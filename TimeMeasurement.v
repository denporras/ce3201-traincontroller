==> flow/design.v <==
`timescale 1ns / 1ps
module TimeMeasurement(clk,en,res);
	input  clk, en;
	output [18:0] res;  
	reg [18:0] res, count;  
	initial begin
		res = 0;
		count = 0;
	end
	always @(posedge clk) begin
		if(en == 1) count = count+1;
	end
	always @(en) begin
		if(en == 0) res = count;
		else res = 0;
	end
endmodule
# From RTL to reports: TimeMeasurement
# What the tools print for TimeMeasurement, step after step.
# Lines are those of the file above, counted from 1.
# Operators carry their Yosys type and port widths (W data, S select, Z words).
# Library cell names are shortened.
# The mark n/a stands for no value.
# setup
top,TimeMeasurement
clock,clk
lib,sky130hd
lib_corner,tt_025C_1v80

# Word level
# Yosys after proc, flatten, opt, wreduce and memory -nomap, before mapping. Enables and synchronous resets that opt folds into registers are not counted as muxes. Memory bits, and registers merged into a memory's read port (data or address), are not among the register bits. Print and check cells are not counted. Equal cells are merged and count once.
# word_totals
ff_bits,19
in_bits,2
# op_classes
n_addsub,1
n_mux,1
# op_table
op,n
$add A19 B1 Y19 const B,1
$mux W19,1

# Depth
# Longest topological path by Yosys (ltp), each cell counted once; first at word level (registers and memories cut), then after technology mapping (sequential cells cut; the memories' decode and read muxes count).
# depth
ltp_word,1
ABC_AREA,0
depth_mapped,5
mapped_depth_nobuf,5

# Mapped cells and area
# The flow's flattened synthesis, as Yosys stat reports it; memories are mapped. The netlist is that of the ABC_AREA named above (0 if unset); the other value can give another one.
# by_type
cell,n,area_total_um2
edfxtp_1,19,570.547
nor2b_1,15,93.84
xnor2_1,9,78.826
xor2_1,8,70.067
nand3_1,6,30.029
nor2_1,7,26.275
nor4_4,1,21.27
and3_1,3,18.768
nand2_1,5,18.768
nor4_1,3,18.768
nand3_4,1,17.517
inv_1,4,15.014
ha_1,1,12.512
nand4_2,1,12.512
nor3_1,2,10.01
nand4_1,1,6.256
clkbuf_1,1,3.754
# mapped
stdcells,87
yosys_area_um2,1024.7
ff_cells,19
buffers,1

# Path before layout
# OpenSTA on the mapped netlist: ideal clock, no wires. The path of least setup slack (recovery checks aside). Input and output delay are each 20% of the period. Register names are those of the netlist, which keeps one name where synthesis merged equal registers.
# synth_path
path_type,reg2reg
startpoint,register count[0]
endpoint,register count[14]
period_ns,1.79
setup_time_ns,0.258
t_first_pin_ns,0.000
arrival_ns,1.216
required_time_ns,1.532
setup_slack_ns,0.316
path_delay_ns,1.474
path_stages,6
n_path_buf,0
period_less_setup_slack_ns,1.474
# "path_delay_ns" is the arrival time less input delay plus setup time.
# "path_stages": output pins that drive a net of the path, with the launching flip-flop's if there is one; two outputs of one cell count as two.
# "period_less_setup_slack_ns" = period - worst setup slack (recovery checks aside). The figure is calculated, with input and output delays left at 20% of the set period.
# The rows between start and end are the longest chain of elaborated cells between them; the timing report does not say that the signal goes this way. Where chains are equally long, one stands for them.
# Each line given opens the expression or statement behind the cell; cells for indexed reads and writes are added by Yosys, which also makes memories of some case tables.
# synth_between
cell_sequence,edfxtp_1 -> ha_1 -> nand3_1 -> nor4_4 -> and3_1 -> xor2_1
elab_chain_len,1
cone_cells,1
lines_between,1
cone_classes,add/sub (1)
# synth_lines
item,line_no,text
"start, declared",5,"reg [18:0] res, count;"
"start, assigned",11,if(en == 1) count = count+1;
$add A19 B1 Y19,11,
"end, assigned",11,
"end, declared",5,

# Path in the finished layout
# Path of least setup slack in the final report of run 1 (OpenROAD, finished layout, wires in). Where an end is a register, its clock arrival counts in the times.
# layout_path
path_type,reg2reg
startpoint,register count[1]
endpoint,register count[15]
period_ns,1.65
setup_time_ns,0.23
t_first_pin_ns,0.30
arrival_ns,1.71
required_time_ns,1.72
setup_slack_ns,0.01
path_stages,6
n_path_buf,1
# The rows between start and end are the longest chain of elaborated cells between them; the timing report does not say that the signal goes this way. Where chains are equally long, one stands for them.
# layout_between
cell_sequence,edfxtp_1 -> buf_6 -> nand4_1 -> nor4_1 -> nand2_1 -> xnor2_1
elab_chain_len,1
cone_cells,1
lines_between,1
cone_classes,add/sub (1)
# layout_lines
item,line_no,text
"start, declared",5,"reg [18:0] res, count;"
"start, assigned",11,if(en == 1) count = count+1;
$add A19 B1 Y19,11,
"end, assigned",11,
"end, declared",5,

# Flow measurements of TimeMeasurement on sky130hd: 2 stored runs with different settings, listed in no order. Input and output delays are each 20% of the period that was set; the output load is 0.01 pF.
# "worst_path_time_ns" is the time allowed to the run's worst setup path (the clock period less input and output delay, where it has them) less its slack. Clock arrival times count: a late capture clock shortens it, a late launch clock lengthens it.
# Settings: - = not set for that run.
# Results: - = not shown.
stored run,period_ns,CORE_UTILIZATION,CAP_MARGIN,CORE_MARGIN,SLEW_MARGIN,SETUP_SLACK_MARGIN,CORE_ASPECT_RATIO,CELL_PAD_IN_SITES_GLOBAL_PLACEMENT,CELL_PAD_IN_SITES_DETAIL_PLACEMENT,TNS_END_PERCENT,GPL_ROUTABILITY_DRIVEN,CTS_CLUSTER_SIZE,worst_setup_slack_ns,worst_path_time_ns,critical_path_type,finalUtil_pct,design.die.area_um2,yosys.chip_area_um2,hold_worst_slack_ns
run 1,1.65,54,20,2,20,-,-,-,-,-,-,-,0.013,1.64,reg2reg,81.3,2261.9,1024.7,0.589
run 2,1.3,68,20,2,20,0.35,0.9,0,2,30,0,63,-,-,-,-,-,-,-
# Run 2: stopped before the end: placement reported DPL-0038
