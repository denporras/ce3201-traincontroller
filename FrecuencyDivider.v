==> flow/design.v <==
`timescale 1ns / 1ps
module FrecuencyDivider(clk_100mhz,clk);
input clk_100mhz;
output clk;
reg [17:0] count_reg = 0;
reg clk = 0;
always @(posedge clk_100mhz) begin
	begin
	  if (count_reg < 49999) begin
			count_reg <= count_reg + 1;
	  end else begin
			count_reg <= 0;
			clk <= ~clk;
	  end
    end
end
endmodule
# --- Reports on FrecuencyDivider ---
# Tool output for the design above, in the order of the flow.
# Lines are those of the file above, counted from 1.
# Library cell names are shortened.
setup:
  top: "FrecuencyDivider"
  clk_port: "clk_100mhz"
  cell_library: "sky130hd"
  lib_corner: "tt_025C_1v80"

# --- Word level ---
# Yosys after proc, flatten, opt, wreduce and memory -nomap, before mapping. Enables and synchronous resets that opt folds into registers are not counted as muxes. Memory bits, and registers merged into a memory's read port (data or address), are not among the register bits. Print and check cells are not counted. Equal cells are merged and count once.
word_totals:
  memories: 0
  ramBits: 0
  reg_bits: 19
  clocked_rd_ports_x_width: 0
  input_bits: 1
  word_cells: 5
  mem_bits_ro: 0
  latch_bits: 0
classes:
  div_mod_pow: 0
  n_eq: 0
  shifts: 0
  multipliers: 0
  n_addsub: 1
  n_cmp: 1
  logic: 1
  reduce_and_logical: 0
  n_mux: 0
op_table:
  columns: ["cell", "count"]
  rows:
  - ["18-bit by 1-bit adder with 18-bit output with constant B", 1]
  - ["18-bit by 16-bit less-than comparator with 1-bit output with constant B", 1]
  - ["1-bit NOT", 1]

# --- Depth ---
# Longest topological path by Yosys (ltp), each cell counted once; first at word level (registers and memories cut), then after technology mapping (sequential cells cut; the memories' decode and read muxes count).
depth:
  depth_word: 1
  abc_area: 0
  mapped_depth: 7
  mapped_depth_nobuf: 5

# --- Mapped cells and area ---
# Source: synth_stat.txt of the flow (Yosys; design flattened, memories mapped). It holds for the ABC_AREA given above (unset counts as 0); a run with the other value may have another netlist.
# Totals and module areas in this step are rounded.
types:
  columns: ["cell", "count", "area_total_um2"]
  rows:
  - ["dfxtp_1", 18, 360.346]
  - ["xnor2_1", 13, 113.859]
  - ["nor2_1", 20, 75.072]
  - ["edfxtp_1", 1, 30.029]
  - ["nor3_1", 6, 30.029]
  - ["nand3_1", 5, 25.024]
  - ["nand4_1", 4, 25.024]
  - ["buf_6", 2, 22.522]
  - ["inv_1", 6, 22.522]
  - ["nor4_1", 3, 18.768]
  - ["ha_1", 1, 12.512]
  - ["nand2_1", 3, 11.261]
  - ["a311o_1", 1, 10.01]
  - ["xor2_1", 1, 8.758]
  - ["a211oi_1", 1, 7.507]
  - ["or4_1", 1, 7.507]
  - ["or2_1", 1, 6.256]
  - ["a21oi_1", 1, 5.005]
# Other cell types: 2; their cells: 2.
mapped:
  flip_flops: 19
  yosys_area_um2: 801
  stdcells: 90
  n_buf: 2

# --- Worst setup path after synthesis ---
# Source: OpenSTA report_checks on the synthesized netlist (no wires, ideal clock, input and output delay 20% of the period each), path of least setup slack; recovery checks are left aside. Register names are those of the netlist, which keeps one name where synthesis merged equal registers.
synth_timing:
  kind: "flip-flop to flip-flop"
  startpoint: "register count_reg[13]"
  endpoint: "register clk"
  arrival_ps: 1662
  n_path_buf: 2
  period_ps: 2530
  setup_ps: 242
  path_stages: 6
  path_slack_ps: 626
  delay_ps: 1904
  period_less_setup_slack_ps: 1904
# "delay_ps" is the arrival time less input delay plus setup time.
# "path_stages": output pins that drive a net of the path, with the launching flip-flop's if there is one; two outputs of one cell count as two.
# "period_less_setup_slack_ps" is the clock period less the worst setup slack; recovery checks do not enter. This is arithmetic on one report: input and output delays are still those of the set period (20% each).
# Between the ends stands the longest chain of elaborated cells between them, by number of cells; it is not shown to be the way that was timed. Of several equally long chains one is given.
# A line is the first line of the expression or statement that the cell stems from. Yosys adds cells for indexed reads and writes and turns some case tables into memories.
synth_via:
  path_cell_list: "dfxtp_1 -> or4_1 -> a311o_1 -> or2_1 -> buf_6 -> buf_6"
  elab_chain_len: 1
  cells_between: 1
  cone_lines: 1
synth_rtl:
  columns: ["element", "line", "rtl"]
  rows:
  - ["start: declaration", 5, "reg [17:0] count_reg = 0;"]
  - ["start: assignment", 10, "count_reg <= count_reg + 1;"]
  - ["start: assignment", 12, "count_reg <= 0;"]
  - ["18-bit by 16-bit less-than comparator with 1-bit output", 9, "if (count_reg < 49999) begin"]
  - ["end: assignment", 13, "clk <= ~clk;"]
  - ["end: declaration", 4, "output clk;"]

# --- Path in the finished layout ---
# From the final timing report of run 1: the path of least setup slack in the routed layout; clock arrival at registers is part of the times.
# The report prints the path's times to 10 ps; the period is as set.
layout_timing:
  kind: "flip-flop to flip-flop"
  startpoint: "register count_reg[13]"
  endpoint: "register clk"
  n_path_buf: 2
  period_ps: 3210
  arrival_ps: 2140
  path_stages: 6
  path_slack_ps: 1150
  setup_ps: 220
# Between the ends stands the longest chain of elaborated cells between them, by number of cells; it is not shown to be the way that was timed. Of several equally long chains one is given.
layout_via:
  path_cell_list: "dfxtp_1 -> or4_1 -> a311o_1 -> or2_1 -> buf_6 -> buf_6"
  elab_chain_len: 1
  cells_between: 1
  cone_lines: 1
layout_rtl:
  columns: ["element", "line", "rtl"]
  rows:
  - ["start: declaration", 5, "reg [17:0] count_reg = 0;"]
  - ["start: assignment", 10, "count_reg <= count_reg + 1;"]
  - ["start: assignment", 12, "count_reg <= 0;"]
  - ["18-bit by 16-bit less-than comparator with 1-bit output", 9, "if (count_reg < 49999) begin"]
  - ["end: assignment", 13, "clk <= ~clk;"]
  - ["end: declaration", 4, "output clk;"]

## Implementation results

2 stored runs of FrecuencyDivider in the flow (synthesis by Yosys, layout by OpenROAD, sky130hd cells), in arbitrary order. Constraints: input delay and output delay 20% of the set period each, output load 0.01 pF.
"achievedPeriod_ps" means the clock period less the worst setup slack. The figure is calculated, with input and output delays left at 20% of the set period.
"totalPower_w": no workload was simulated; the value follows from the tool's default switching activity.
Values from the reports are rounded here.

--- run 1 ---
==> flow/run.sh <==
#!/bin/bash
# the make line also repeats the synthesis and layout settings of config.mk as NAME=value (left out here)
make -C /OpenROAD-flow-scripts/flow DESIGN_CONFIG=/design/flow/config.mk WORK_HOME=/design/flow/orfs CLKGATE_MAP_FILE= finish
==> flow/config.mk <==
export PLATFORM = sky130hd
export DESIGN_NAME = FrecuencyDivider
export DESIGN_NICKNAME = FrecuencyDivider
export VERILOG_FILES = /design/flow/design.v
export SDC_FILE = /design/flow/constraint.sdc
export NUM_CORES = 4
export LEC_CHECK = 0
export CAP_MARGIN = 40
export CORE_ASPECT_RATIO = 0.69
export CORE_MARGIN = 4
export CORE_UTILIZATION = 34
export CTS_CLUSTER_SIZE = 33
export GPL_ROUTABILITY_DRIVEN = 1
export GPL_TIMING_DRIVEN = 0
export MAX_ROUTING_LAYER = met5
export MIN_ROUTING_LAYER = met2
export PLACE_DENSITY_LB_ADDON = 0.22
export SLEW_MARGIN = 20
export TNS_END_PERCENT = 90
==> flow/constraint.sdc <==
create_clock -name core_clock -period 3.21 [get_ports {clk_100mhz}]
set_input_delay 0.6420 -clock core_clock [delete_from_list [all_inputs] [get_ports {clk_100mhz}]]
set_output_delay 0.6420 -clock core_clock [all_outputs]
set_load 0.01 [all_outputs]

==> results, as YAML <==
results:
  die_area_um2: 3210
  post_synth_area_um2: 801
  tns_setup_ps: 0
  totalPower_w: 0.000384
  final_hold_ws_ps: 470
  layout_stdcell_area_um2: 881
  achievedPeriod_ps: 2056
  fin_ws_ps: 1150

--- run 2 ---
==> flow/run.sh <==
#!/bin/bash
# the make line also repeats the synthesis and layout settings of config.mk as NAME=value (left out here)
make -C /OpenROAD-flow-scripts/flow DESIGN_CONFIG=/design/flow/config.mk WORK_HOME=/design/flow/orfs CLKGATE_MAP_FILE= finish
==> flow/config.mk <==
export PLATFORM = sky130hd
export DESIGN_NAME = FrecuencyDivider
export DESIGN_NICKNAME = FrecuencyDivider
export VERILOG_FILES = /design/flow/design.v
export SDC_FILE = /design/flow/constraint.sdc
export NUM_CORES = 4
export LEC_CHECK = 0
export CAP_MARGIN = 20
export CORE_MARGIN = 2
export CORE_UTILIZATION = 21
export SLEW_MARGIN = 20
==> flow/constraint.sdc <==
create_clock -name core_clock -period 2.09 [get_ports {clk_100mhz}]
set_input_delay 0.4180 -clock core_clock [delete_from_list [all_inputs] [get_ports {clk_100mhz}]]
set_output_delay 0.4180 -clock core_clock [all_outputs]
set_load 0.01 [all_outputs]

==> results, as YAML <==
results:
  die_area_um2: 4320
  post_synth_area_um2: 801
  tns_setup_ps: 0
  totalPower_w: 0.000638
  final_hold_ws_ps: 467
  layout_stdcell_area_um2: 912
  achievedPeriod_ps: 1881
  fin_ws_ps: 209
